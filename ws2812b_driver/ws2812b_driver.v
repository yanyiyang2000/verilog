==> flow/design.v <==
`timescale 1ns / 1ps
module ws2812b_driver #(
    parameter NUM_LED = 768
    )(
    input         clk_i,  
    output        bit_o
    );
    reg [15:0] addr_r;           
    reg [15:0] bytes_r[255:0];   
    reg        bit_r;            
    reg [7:0]  byte_r;           
    reg [15:0] clk_cnt_r;        
    reg [3:0]  bit_cnt_r;        
    reg [9:0]  byte_cnt_r;       
    reg [15:0] frame_cnt_r;      
    reg [1:0]  state_r;          
    assign bit_o  = bit_r;
    initial begin
        bit_r       <= 1'b0;
        byte_r      <= 8'hXX; 
        clk_cnt_r   <= 16'd0;
        bit_cnt_r   <= 4'd0;
        byte_cnt_r  <= 10'd1;
        frame_cnt_r <= 16'd1;
        state_r     <= 2'b00;
    end
    initial begin
        for (integer i = 0; i < 256; i = i + 1) begin
            bytes_r[i] = 8'h00;
        end
        bytes_r[ 3 * (NUM_LED - 1) ]     <= 8'hFF;
        bytes_r[ 3 * (NUM_LED - 1) + 1 ] <= 8'hFF;
        bytes_r[ 3 * (NUM_LED - 1) + 2 ] <= 8'hFF;
        addr_r <= 16'h0000;
    end
    always @(posedge clk_i) begin
        case (state_r)
            2'b00: begin                                         
                if (clk_cnt_r == 5000) begin                         
                    clk_cnt_r <= 16'd0;
                    byte_r    <= bytes_r[addr_r];
                    addr_r    <= addr_r + 1;
                    state_r   <= 2'b01;
                end
                else begin                                           
                    clk_cnt_r <= clk_cnt_r + 1;
                    state_r   <= 2'b00;
                end
            end
            2'b01: begin                                         
                if (bit_cnt_r == 4'd8) begin                         
                    if (byte_cnt_r == 3 * NUM_LED) begin                 
                        if (frame_cnt_r == 3000) begin                       
                            addr_r      <= (addr_r + 3) % (3 * NUM_LED);
                            frame_cnt_r <= 16'd1;
                        end
                        else begin                                           
                            addr_r      <= addr_r - 3 * NUM_LED;
                            frame_cnt_r <= frame_cnt_r + 1;
                        end
                        bit_cnt_r  <= 4'd0;
                        byte_cnt_r <= 10'd1;
                        state_r    <= 2'b00;
                    end
                    else begin                                           
                        byte_r     <= bytes_r[addr_r];
                        addr_r     <= addr_r + 1;
                        bit_cnt_r  <= 4'd0;
                        byte_cnt_r <= byte_cnt_r + 1;
                        state_r    <= 2'b01;
                    end
                end
                else begin                                               
                    if (byte_r[bit_cnt_r] == 1'b0) begin                     
                        state_r <= 2'b10;
                    end
                    else begin                                               
                        state_r <= 2'b11;
                    end
                end
            end
            2'b10: begin                                         
                if (clk_cnt_r < 40) begin                            
                    bit_r     <= 1'b1;
                    clk_cnt_r <= clk_cnt_r + 1;
                end
                else if (clk_cnt_r >= 40 && clk_cnt_r < 125) begin   
                    bit_r     <= 1'b0;
                    clk_cnt_r <= clk_cnt_r + 1;
                end
                else if (clk_cnt_r == 125) begin                     
                    clk_cnt_r <= 16'd0;
                    bit_cnt_r <= bit_cnt_r + 1;
                    state_r   <= 2'b01;
                end
            end
            2'b11: begin                                         
                if (clk_cnt_r < 80) begin                            
                    bit_r     <= 1'b1;
                    clk_cnt_r <= clk_cnt_r + 1;
                end
                else if (clk_cnt_r >= 80 && clk_cnt_r < 125) begin   
                    bit_r     <= 1'b0;
                    clk_cnt_r <= clk_cnt_r + 1;
                end
                else if (clk_cnt_r == 125) begin                     
                    clk_cnt_r <= 16'd0;
                    bit_cnt_r <= bit_cnt_r + 1;
                    state_r   <= 2'b01;
                end
            end
        endcase
    end
endmodule
---- Reports on ws2812b_driver ----
What the tools print for ws2812b_driver, step after step.
Line numbers count from 1 in the design file above.
Cell names lack the library's common part.
A cell with n/a has no value.
inputs
  design top .............................. ws2812b_driver
  clock port .............................. clk_i
  standard-cell library ................... sky130hd
  timing corner ........................... tt_025C_1v80

---- After elaboration ----
Source: Yosys, flattened and elaborated, memories not mapped. Widths are those after wreduce. Registers that Yosys merges into a memory's read port (data or address) are not register bits. Print and check cells do not count. Equal cells are merged and count once.
Memory sizes are those after Yosys's memory passes, which may raise the word count (mostly to a power of two), join words into wider ones and drop unused or constant bits.
storage and ports
  flip-flop bits (word level) ............. 47
  bits in latches ......................... 0
  RAM bits ................................ 0
  ROM bits ................................ 2,048
  word width x clocked read ports ......... 0
  memories ................................ 1
  bits of input ports ..................... 1
  output and inout bits ................... 1
memories
  memory   depth  bits a word  read ports  wr ports  line  text
  bytes_r  256    8            1           0         9     reg [15:0] bytes_r[255:0];
cells by class
  add/subtract/negate cells ............... 3
  multiply operators ...................... 0
  div/mod/pow operators ................... 0
  order comparisons ....................... 5
  eq/ne operators ......................... 14
  shift-type cells ........................ 1
  muxes and demuxes ....................... 34
  bitwise gates (word level) .............. 0
  reduce/logical cells .................... 12
operators by type and width
  cell                                                   count
  2-to-1 mux 16 bit                                      8
  case mux 16 bit (select 3 bit)                         1
  adder 16 x 1 -> 16 bit (second input constant)         2
  < comparator 16 x 7 -> 1 bit (second input constant)   2
  case mux 16 bit (select 2 bit)                         1
  2-to-1 mux 4 bit                                       6
  == test 16 x 13 -> 1 bit (second input constant)       1
  >= comparator 16 x 6 -> 1 bit (second input constant)  1
  < comparator 16 x 6 -> 1 bit (second input constant)   1
  >= comparator 16 x 7 -> 1 bit (second input constant)  1
  == test 16 x 7 -> 1 bit (second input constant)        1
  case mux 8 bit (select 2 bit)                          1
  2-to-1 mux 8 bit                                       2
  inequality test 2 bit (second input constant)          6
  case mux 4 bit (select 3 bit)                          1
  2-to-1 mux 2 bit                                       6
  variable part select 8 x 4 -> 1 bit                    1
  case mux 2 bit (select 4 bit)                          1
  inequality test 3 bit (second input constant)          2
  AND reduction 3 bit                                    2
  nonzero test 3 bit                                     2
  AND reduction 6 bit                                    1
  2-to-1 mux 1 bit                                       6
  AND reduction 5 bit                                    1
  == test 2 bit (second input constant)                  2
  nonzero test 2 bit                                     2
  adder 4 x 1 -> 4 bit (second input constant)           1
  == test 4 bit (second input constant)                  1
Other operator kinds: 5; their cells: 6.

---- Depth ----
Yosys ltp: most cells in a row. Word level: on the elaborated netlist, between registers, memories and ports. Mapped: between sequential cells and ports; inverters and the memories' decode and read muxes count.
logic depth
  depth in word-level cells ............... 5
  ABC_AREA ................................ 0
  depth in mapped cells ................... 8

---- Netlist ----
Source: synth_stat.txt of the flow (Yosys; design flattened, memories mapped). It holds for the ABC_AREA given above (unset counts as 0); a run with the other value may have another netlist.
The area totals of this step are shown rounded.
synthesis totals
  cells in the netlist .................... 184
  chip area (Yosys) ....................... 1,920 um^2
  flip-flops .............................. 32
cells by type
  type      count
  edfxtp_1  32
  ha_1      8
  nand3_1   16
  xnor2_1   9
  a21oi_1   12
  a31oi_1   9
  nand2_1   14
  inv_1     12
  and3_1    7
  nor2_1    10
  nand3b_1  4
  nor3_1    6
  and2_1    4
  buf_6     2
  a221o_1   2
  o21ai_0   4
  o22ai_4   1
  nand4_1   3
Not listed: further types 24, cells in them 29.

---- Worst setup path after synthesis ----
Path of least setup slack by OpenSTA after synthesis, without wires, with an ideal clock, recovery checks aside; 20% of the period is set as input and as output delay. Where synthesis merged equal registers, the netlist keeps one of their names.
path after synthesis
  kind .................................... reg2reg
  start ................................... register clk_cnt_r[0]
  end ..................................... register addr_r[0]
  period .................................. 2.96 ns
  library setup time ...................... 0.387 ns
  time at the first pin ................... 0.000 ns
  arrival ................................. 2.433 ns
  data required time ...................... 2.573 ns
  path slack .............................. 0.140 ns
  delay of the path ....................... 2.820 ns
  driving pins on the path ................ 8
  path buffers ............................ 0
  synthesis period reached ................ 2.82 ns
"delay of the path" = arrival - input delay + setup time.
"driving pins on the path": output pins that drive a net of the path, with the launching flip-flop's if there is one; two outputs of one cell count as two.
"synthesis period reached" is the clock period less the worst setup slack; recovery checks do not enter. This is arithmetic on one report: input and output delays are still those of the set period (20% each).
The rows between start and end are the longest chain of elaborated cells between them; the timing report does not say that the signal goes this way. Where chains are equally long, one stands for them.
A line is the first line of the expression or statement that the cell stems from. Yosys adds cells for indexed reads and writes and turns some case tables into memories.
At most two assigning lines are given for a register; there are more.
Only ways into the end's enable, where the timed path ends, are counted here.
between the ends, after synthesis
  path through ............................ edfxtp_1 inv_1 ha_1 or4b_1 nor4_2 or2_2 nor2_1 nor3_1
  length of the longest elaborated chain .. 3
RTL lines, path after synthesis
  element                   line  text
  start, declared           12    reg [15:0] clk_cnt_r;
  start, assigned           46    clk_cnt_r <= clk_cnt_r + 1;
  start, assigned           85    clk_cnt_r <= clk_cnt_r + 1;
  == test 16 x 13 -> 1 bit  39    if (clk_cnt_r == 5000) begin
  inequality test 2 bit     n/a
  AND reduction 3 bit       n/a
  end, assigned             42    addr_r    <= addr_r + 1;
  end, assigned             54    addr_r      <= (addr_r + 3) % (3 * NUM_LED);
  end, declared             8     reg [15:0] addr_r;

---- Path in the finished layout ----
Path of least setup slack in the final report of job 1 (OpenROAD, finished layout, wires in). Where an end is a register, its clock arrival counts in the times.
path after layout
  kind .................................... reg2reg
  start ................................... register clk_cnt_r[0]
  end ..................................... register clk_cnt_r[3]
  period .................................. 3.85 ns
  library setup time ...................... 0.24 ns
  time at the first pin ................... 0.28 ns
  arrival ................................. 2.73 ns
  data required time ...................... 3.89 ns
  path slack .............................. 1.16 ns
  driving pins on the path ................ 8
  path buffers ............................ 0
The rows between start and end are the longest chain of elaborated cells between them; the timing report does not say that the signal goes this way. Where chains are equally long, one stands for them.
At most two assigning lines are given for a register; there are more.
between the ends, after layout
  path through ............................ edfxtp_1 inv_1 ha_1 or4b_1 nor4_2 o22ai_4 and3_1 a221o_1
  length of the longest elaborated chain .. 5
RTL lines, path after layout
  element                         line  text
  start, declared                 12    reg [15:0] clk_cnt_r;
  start, assigned                 46    clk_cnt_r <= clk_cnt_r + 1;
  start, assigned                 85    clk_cnt_r <= clk_cnt_r + 1;
  >= comparator 16 x 7 -> 1 bit   102   else if (clk_cnt_r >= 80 && clk_cnt_r < 125) begin
  logical AND 1 bit               102
  2-to-1 mux 16 bit               102
  2-to-1 mux 16 bit               98    if (clk_cnt_r < 80) begin
  case mux 16 bit (select 3 bit)  37    case (state_r)
  end, assigned                   46
  end, assigned                   85
  end, declared                   12

Lab notebook: ws2812b_driver

Stored flow runs of ws2812b_driver (2 of them; Yosys, OpenROAD, sky130hd). They differ in their settings and are not a sequence. Constraints: input delay and output delay 20% of the set period each, output load 0.01 pF.
"achieved clock period" = clock period - worst setup slack. The figure is calculated, with input and output delays left at 20% of the set period.
By "time on the worst setup path" is meant the share of the clock period that the worst setup path is allowed (20% is reserved at inputs, 20% at outputs), minus its slack. Clock arrival times at its registers enter into it.
By "total power after layout" is meant OpenSTA's value without simulated activity: inputs other than the clock are taken to toggle once in ten clock periods, and the tool carries that through the logic.
Measured values are rounded.

---- job 1 ----
settings
  period_ns = 3.85
  CAP_MARGIN = 20
  CORE_MARGIN = 2
  CORE_UTILIZATION = 40
  SLEW_MARGIN = 20
results
  total negative slack .................... 0.000 ns
  netlist area reported by Yosys .......... 1,920 um^2
  total power after layout ................ 0.000702 W
  time on the worst setup path ............ 2.69 ns
  worst setup path kind ................... reg2reg
  smallest setup slack .................... 1.16 ns
  total die area .......................... 5,360 um^2
  worst hold slack after layout ........... 0.588 ns
  achieved clock period ................... 2.689 ns
  standard-cell area of the final layout .. 2,070 um^2

---- job 2 ----
settings
  period_ns = 2.95
  CORE_UTILIZATION = 29
  CELL_PAD_IN_SITES_GLOBAL_PLACEMENT = 3
  CTS_CLUSTER_SIZE = 60
  CTS_CLUSTER_DIAMETER = 176
  CAP_MARGIN = 0
  CORE_MARGIN = 2
  SLEW_MARGIN = 20
results
  total negative slack .................... 0.000 ns
  standard-cell area of the final layout .. 2,120 um^2
  total die area .......................... 7,280 um^2
  smallest setup slack .................... 0.278 ns
  netlist area reported by Yosys .......... 1,920 um^2
  worst hold slack after layout ........... 0.576 ns
  time on the worst setup path ............ 2.67 ns
  worst setup path kind ................... reg2reg
  achieved clock period ................... 2.672 ns
  total power after layout ................ 0.000916 W
